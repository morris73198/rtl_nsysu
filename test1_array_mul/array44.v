==> flow/design.v <==
module PE(
    input clk,
    input reset,
    input [7:0] Ain,
    input [7:0] Bin,
    output reg [7:0] Aout,
    output reg [7:0] Bout,
    output reg [15:0] PEout
);
    wire [15:0] PEtmp;
    assign PEtmp = PEout + Ain * Bin;
    always @(posedge clk) begin
        if(reset) begin
            PEout <= 16'd0;
            Aout <= 8'd0;
            Bout <= 8'd0;
        end
        else begin
            PEout <= PEtmp;
            Aout <= Ain;
            Bout <= Bin;
        end
    end
endmodule
module PE_Array #(
    parameter Size = 4
)(
    input clk,
    input reset,
    input [Size*8-1:0] AB,   
    input [Size*8-1:0] BB,   
    output [Size*Size*8-1:0] PAB  
);
    wire [7:0] A[Size-1:0];
    wire [7:0] B[Size-1:0];
    wire [15:0] PEout[Size-1:0][Size-1:0];
    wire [7:0] PE[Size-1:0][Size-1:0][1:0];
    genvar m, n;
    generate
        for(m=0; m<Size; m=m+1) begin: BusMap
            assign A[m] = AB[((m+1)*8-1):m*8];
            assign B[m] = BB[((m+1)*8-1):m*8];
        end
    endgenerate
    generate
        for(m=0; m<Size; m=m+1) begin: PoutMap_R
            for(n=0; n<Size; n=n+1) begin: PoutMap_C
                assign PAB[(m*Size+n+1)*8-1:(m*Size+n)*8] = PEout[m][n][7:0];  
            end
        end
    endgenerate
    generate
        for(m=0; m<Size; m=m+1) begin: R_loop
            for(n=0; n<Size; n=n+1) begin: V_loop
                if((m==0) && (n==0))
                    PE PE_inst(
                        .clk(clk),
                        .reset(reset),
                        .Ain(A[0]),
                        .Bin(B[0]),
                        .Aout(PE[m][n][0]),
                        .Bout(PE[m][n][1]),
                        .PEout(PEout[m][n])
                    );
                else if((m==0) && (n!=0))
                    PE PE_inst(
                        .clk(clk),
                        .reset(reset),
                        .Ain(PE[m][n-1][0]),
                        .Bin(B[n]),
                        .Aout(PE[m][n][0]),
                        .Bout(PE[m][n][1]),
                        .PEout(PEout[m][n])
                    );
                else if((m!=0) && (n==0))
                    PE PE_inst(
                        .clk(clk),
                        .reset(reset),
                        .Ain(A[m]),
                        .Bin(PE[m-1][n][1]),
                        .Aout(PE[m][n][0]),
                        .Bout(PE[m][n][1]),
                        .PEout(PEout[m][n])
                    );
                else
                    PE PE_inst(
                        .clk(clk),
                        .reset(reset),
                        .Ain(PE[m][n-1][0]),
                        .Bin(PE[m-1][n][1]),
                        .Aout(PE[m][n][0]),
                        .Bout(PE[m][n][1]),
                        .PEout(PEout[m][n])
                    );
            end
        end
    endgenerate
endmodule
module array44 #(
    parameter Size = 4
)(
    input reset,
    input clk,
    input [Size*8-1:0] AB,
    input [Size*8-1:0] BB,
    output [Size*Size*8-1:0] PAB
);
    PE_Array #(.Size(Size)) PE_Array_inst(
        .clk(clk),
        .reset(reset),
        .AB(AB),
        .BB(BB),
        .PAB(PAB)
    );
endmodule
* From RTL to reports: array44
What the tools print for array44, step after step. Line numbers count from 1 in the design file above. Cell names lack the library's common part. Not given: n/a
Set-up: top array44, clock clk, library sky130hd, corner tt_025C_1v80

* Word-level counts
Source: Yosys, flattened and elaborated. Widths are those after wreduce; folded enables and synchronous resets count as part of the registers. Registers that Yosys merges into a memory's read port (data or address) are not register bits. Print and check cells do not count. Equal cells are merged and count once.
Storage and ports: register bits 448, bits of input ports 66, output and inout port bits 128, word-level cells 72
Operators by class: add/sub/neg operators 16, $mul 16
Operator list (number):
- 8-bit by 8-bit multiplier with 16-bit output | 16
- 16-bit adder | 16

* Depth
Yosys ltp: most cells in a row. Word level: on the elaborated netlist, between registers, memories and ports. Mapped: between sequential cells and ports; inverters and the memories' decode and read muxes count.
Logic depth: word-level depth 2, ABC_AREA 0, depth in mapped cells 18, gate-level depth less buffers 17

* Mapped cells and area
Source: synth_stat.txt of the flow (Yosys; design flattened, memories mapped). It holds for the ABC_AREA given above (unset counts as 0); a run with the other value may have another netlist. The area totals of this step are shown rounded.
Cells by type:
- dfxtp_1 | number 320, area in all 6.41E+03 um^2
- fa_1 | number 288, area in all 5765.53 um^2
- ha_1 | number 272, area in all 3.4E+03 um^2
- inv_1 | number 529, area in all 1.99E+03 um^2
- xnor2_1 | number 213, area in all 1.87E+03 um^2
- nor2b_1 | number 262, area in all 1.64E+03 um^2
- nand2_1 | number 369, area in all 1.39E+03 um^2
- and2_1 | number 193, area in all 1.21E+03 um^2
- xor2_1 | number 57, area in all 499.229 um^2
- xnor2_2 | number 18, area in all 292.781 um^2
- a21o_1 | number 32, area in all 240.23 um^2
- nor2_1 | number 57, area in all 213.955 um^2
- a21oi_1 | number 31, area in all 155.149 um^2
- clkbuf_1 | number 35, area in all 131.376 um^2
- nand2_2 | number 11, area in all 68.816 um^2
- buf_4 | number 4, area in all 30.029 um^2
- and2_2 | number 3, area in all 22.522 um^2
- a21oi_2 | number 1, area in all 8.758 um^2
Not listed: further types 2, cells in them 2.
Mapped netlist: mapped cells 2697, synthesis area 25330 um^2, sequential part of the area 6406 um^2, flip-flops 320, buffers 40
By module: a second synthesis without flattening, with its own total; a netlist apart from the flattened one above.
Second synthesis, totals: cells (unflattened synthesis) 6096, area total of the unflattened synthesis 55490 um^2
Rows give one instance, submodules left out.
Modules:
- PE | instances 16, cells 381, area 3468 um^2, sequential area 640.6 um^2
- PE_Array (Size=4) | instances 1, cells 0, area 0.0 um^2, sequential area 0.0 um^2
- array44 | instances 1, cells 0, area 0.0 um^2, sequential area 0.0 um^2

* Timing after synthesis
Source: OpenSTA report_checks on the synthesized netlist (no wires, ideal clock, input and output delay 20% of the period each), path of least setup slack; recovery checks are left aside. Register names are those of the netlist, which keeps one name where synthesis merged equal registers.
Timing after synthesis: kind input port to flip-flop, from in AB[3], to reg PE_Array_inst.R_loop[0].V_loop[0].genblk1.PE_inst.PEout[7], period 6.27 ns, external input delay 1.254 ns, setup time 0.128 ns, launch time at the first pin 1.254 ns, arrival time 4.488 ns, data required time 6.142 ns, setup slack 1.655 ns, path delay 3.362 ns, stages 15, buffers on the path 0, period reached after synthesis 4.615 ns
"path delay" = arrival - input delay + setup time. "stages" counts driving pins, that of a launching flip-flop among them; a cell with two outputs on the path counts twice. "period reached after synthesis" = period - worst setup slack (recovery checks aside). The figure is calculated, with input and output delays left at 20% of the set period. Between the ends stands the longest chain of elaborated cells between them, by number of cells; it is not shown to be the way that was timed. Of several equally long chains one is given. A line is the first line of the expression or statement that the cell stems from. Yosys adds cells for indexed reads and writes and turns some case tables into memories.
On the way, after synthesis: path through and2_1 fa_1 inv_1 fa_1 inv_1 ha_1 inv_1 fa_1 inv_1 fa_1 a21o_1 a21oi_1 xnor2_2 xnor2_1 nor2_1, length of the longest elaborated chain 2, elaborated cells on any way between the ends 2, RTL lines with such cells 1, those cells by class add/sub (1); mul (1)
RTL lines, path after synthesis:
- start, declared | RTL line 104 | input [Size*8-1:0] AB,
- 8-bit by 8-bit multiplier with 16-bit output | RTL line 11 | assign PEtmp = PEout + Ain * Bin;
- 16-bit adder | RTL line 11
- end, assigned | RTL line 14 | PEout <= 16'd0;
- end, assigned | RTL line 19 | PEout <= PEtmp;
- end, declared | RTL line 8 | output reg [15:0] PEout

* Path in the finished layout
From the final timing report of run 2: the path of least setup slack in the routed layout; clock arrival at registers is part of the times.
Timing after layout: kind input port to flip-flop, from in BB[17], to reg PE_Array_inst.R_loop[0].V_loop[2].genblk1.genblk1.PE_inst.PEout[7], period 6.32 ns, external input delay 1.26 ns, setup time 0.16 ns, launch time at the first pin 1.26 ns, arrival time 5.27 ns, data required time 6.72 ns, setup slack 1.45 ns, stages 15, buffers on the path 1
Between the ends stands the longest chain of elaborated cells between them, by number of cells; it is not shown to be the way that was timed. Of several equally long chains one is given.
On the way, after layout: path through clkdlybuf4s50_1 nand2_1 fa_1 inv_1 fa_1 ha_1 inv_1 fa_1 inv_1 fa_1 a21o_1 a21oi_1 xnor2_2 xnor2_1 nor2_1, length of the longest elaborated chain 2, elaborated cells on any way between the ends 2, RTL lines with such cells 1, those cells by class add/sub (1); mul (1)
RTL lines, path after layout:
- start, declared | RTL line 105 | input [Size*8-1:0] BB,
- 8-bit by 8-bit multiplier with 16-bit output | RTL line 11 | assign PEtmp = PEout + Ain * Bin;
- 16-bit adder | RTL line 11
- end, assigned | RTL line 14 | PEout <= 16'd0;
- end, assigned | RTL line 19 | PEout <= PEtmp;
- end, declared | RTL line 8 | output reg [15:0] PEout

Subject: flow runs of array44

Hi,

Below are 2 stored runs of the flow (Yosys, OpenROAD; platform sky130hd) on array44, each with its settings and what was measured, unordered. Constraints: input delay and output delay 20% of the set period each, output load 0.01 pF.
"achieved clock period" = clock period - worst setup slack. The figure is calculated, with input and output delays left at 20% of the set period.
"critical setup path time" is the time allowed to the run's worst setup path (the clock period less input and output delay, where it has them) less its slack. Clock arrival times count: a late capture clock shortens it, a late launch clock lengthens it.
"total power after layout" is the tool's figure for a default switching activity; nothing was simulated.
Values from the reports are rounded here.

[run 1] flow files
==> flow/run.sh <==
#!/bin/bash
# the make line also repeats the synthesis and layout settings of config.mk as NAME=value (left out here)
make -C /OpenROAD-flow-scripts/flow DESIGN_CONFIG=/design/flow/config.mk WORK_HOME=/design/flow/orfs CLKGATE_MAP_FILE= finish
==> flow/config.mk <==
export PLATFORM = sky130hd
export DESIGN_NAME = array44
export DESIGN_NICKNAME = array44
export VERILOG_FILES = /design/flow/design.v
export SDC_FILE = /design/flow/constraint.sdc
export NUM_CORES = 4
export LEC_CHECK = 0
export ABC_AREA = 1
export CAP_MARGIN = 30
export CELL_PAD_IN_SITES_GLOBAL_PLACEMENT = 3
export CORE_MARGIN = 2
export CORE_UTILIZATION = 57
export CTS_CLUSTER_DIAMETER = 354
export MIN_ROUTING_LAYER = met2
export PLACE_DENSITY_LB_ADDON = 0.16
export SETUP_SLACK_MARGIN = 1.48
export SLEW_MARGIN = 20
==> flow/constraint.sdc <==
create_clock -name core_clock -period 5.34 [get_ports {clk}]
set_input_delay 1.0680 -clock core_clock [delete_from_list [all_inputs] [get_ports {clk}]]
set_output_delay 1.0680 -clock core_clock [all_outputs]
set_load 0.01 [all_outputs]

[run 1] result: unfinished; error FLW-0024 in placement

[run 2] flow files
==> flow/run.sh <==
#!/bin/bash
# the make line also repeats the synthesis and layout settings of config.mk as NAME=value (left out here)
make -C /OpenROAD-flow-scripts/flow DESIGN_CONFIG=/design/flow/config.mk WORK_HOME=/design/flow/orfs CLKGATE_MAP_FILE= finish
==> flow/config.mk <==
export PLATFORM = sky130hd
export DESIGN_NAME = array44
export DESIGN_NICKNAME = array44
export VERILOG_FILES = /design/flow/design.v
export SDC_FILE = /design/flow/constraint.sdc
export NUM_CORES = 4
export LEC_CHECK = 0
export CAP_MARGIN = 20
export CELL_PAD_IN_SITES_DETAIL_PLACEMENT = 1
export CORE_MARGIN = 2
export CORE_UTILIZATION = 42
export CTS_CLUSTER_DIAMETER = 281
export GPL_ROUTABILITY_DRIVEN = 0
export PLACE_DENSITY_LB_ADDON = 0.26
export SETUP_SLACK_MARGIN = 1.09
export SLEW_MARGIN = 20
export TNS_END_PERCENT = 25
==> flow/constraint.sdc <==
create_clock -name core_clock -period 6.32 [get_ports {clk}]
set_input_delay 1.2640 -clock core_clock [delete_from_list [all_inputs] [get_ports {clk}]]
set_output_delay 1.2640 -clock core_clock [all_outputs]
set_load 0.01 [all_outputs]

[run 2] result: standard-cell area after layout 29630 um^2; chip area in the Yosys report 25330 um^2; full die area 62300 um^2; total power after layout 7296 uW; critical setup path time 3.61 ns; kind of the worst setup path input port to flip-flop; achieved clock period 4.872 ns; setup slack of the critical path 1.448 ns; smallest hold slack 0.475 ns

Regards
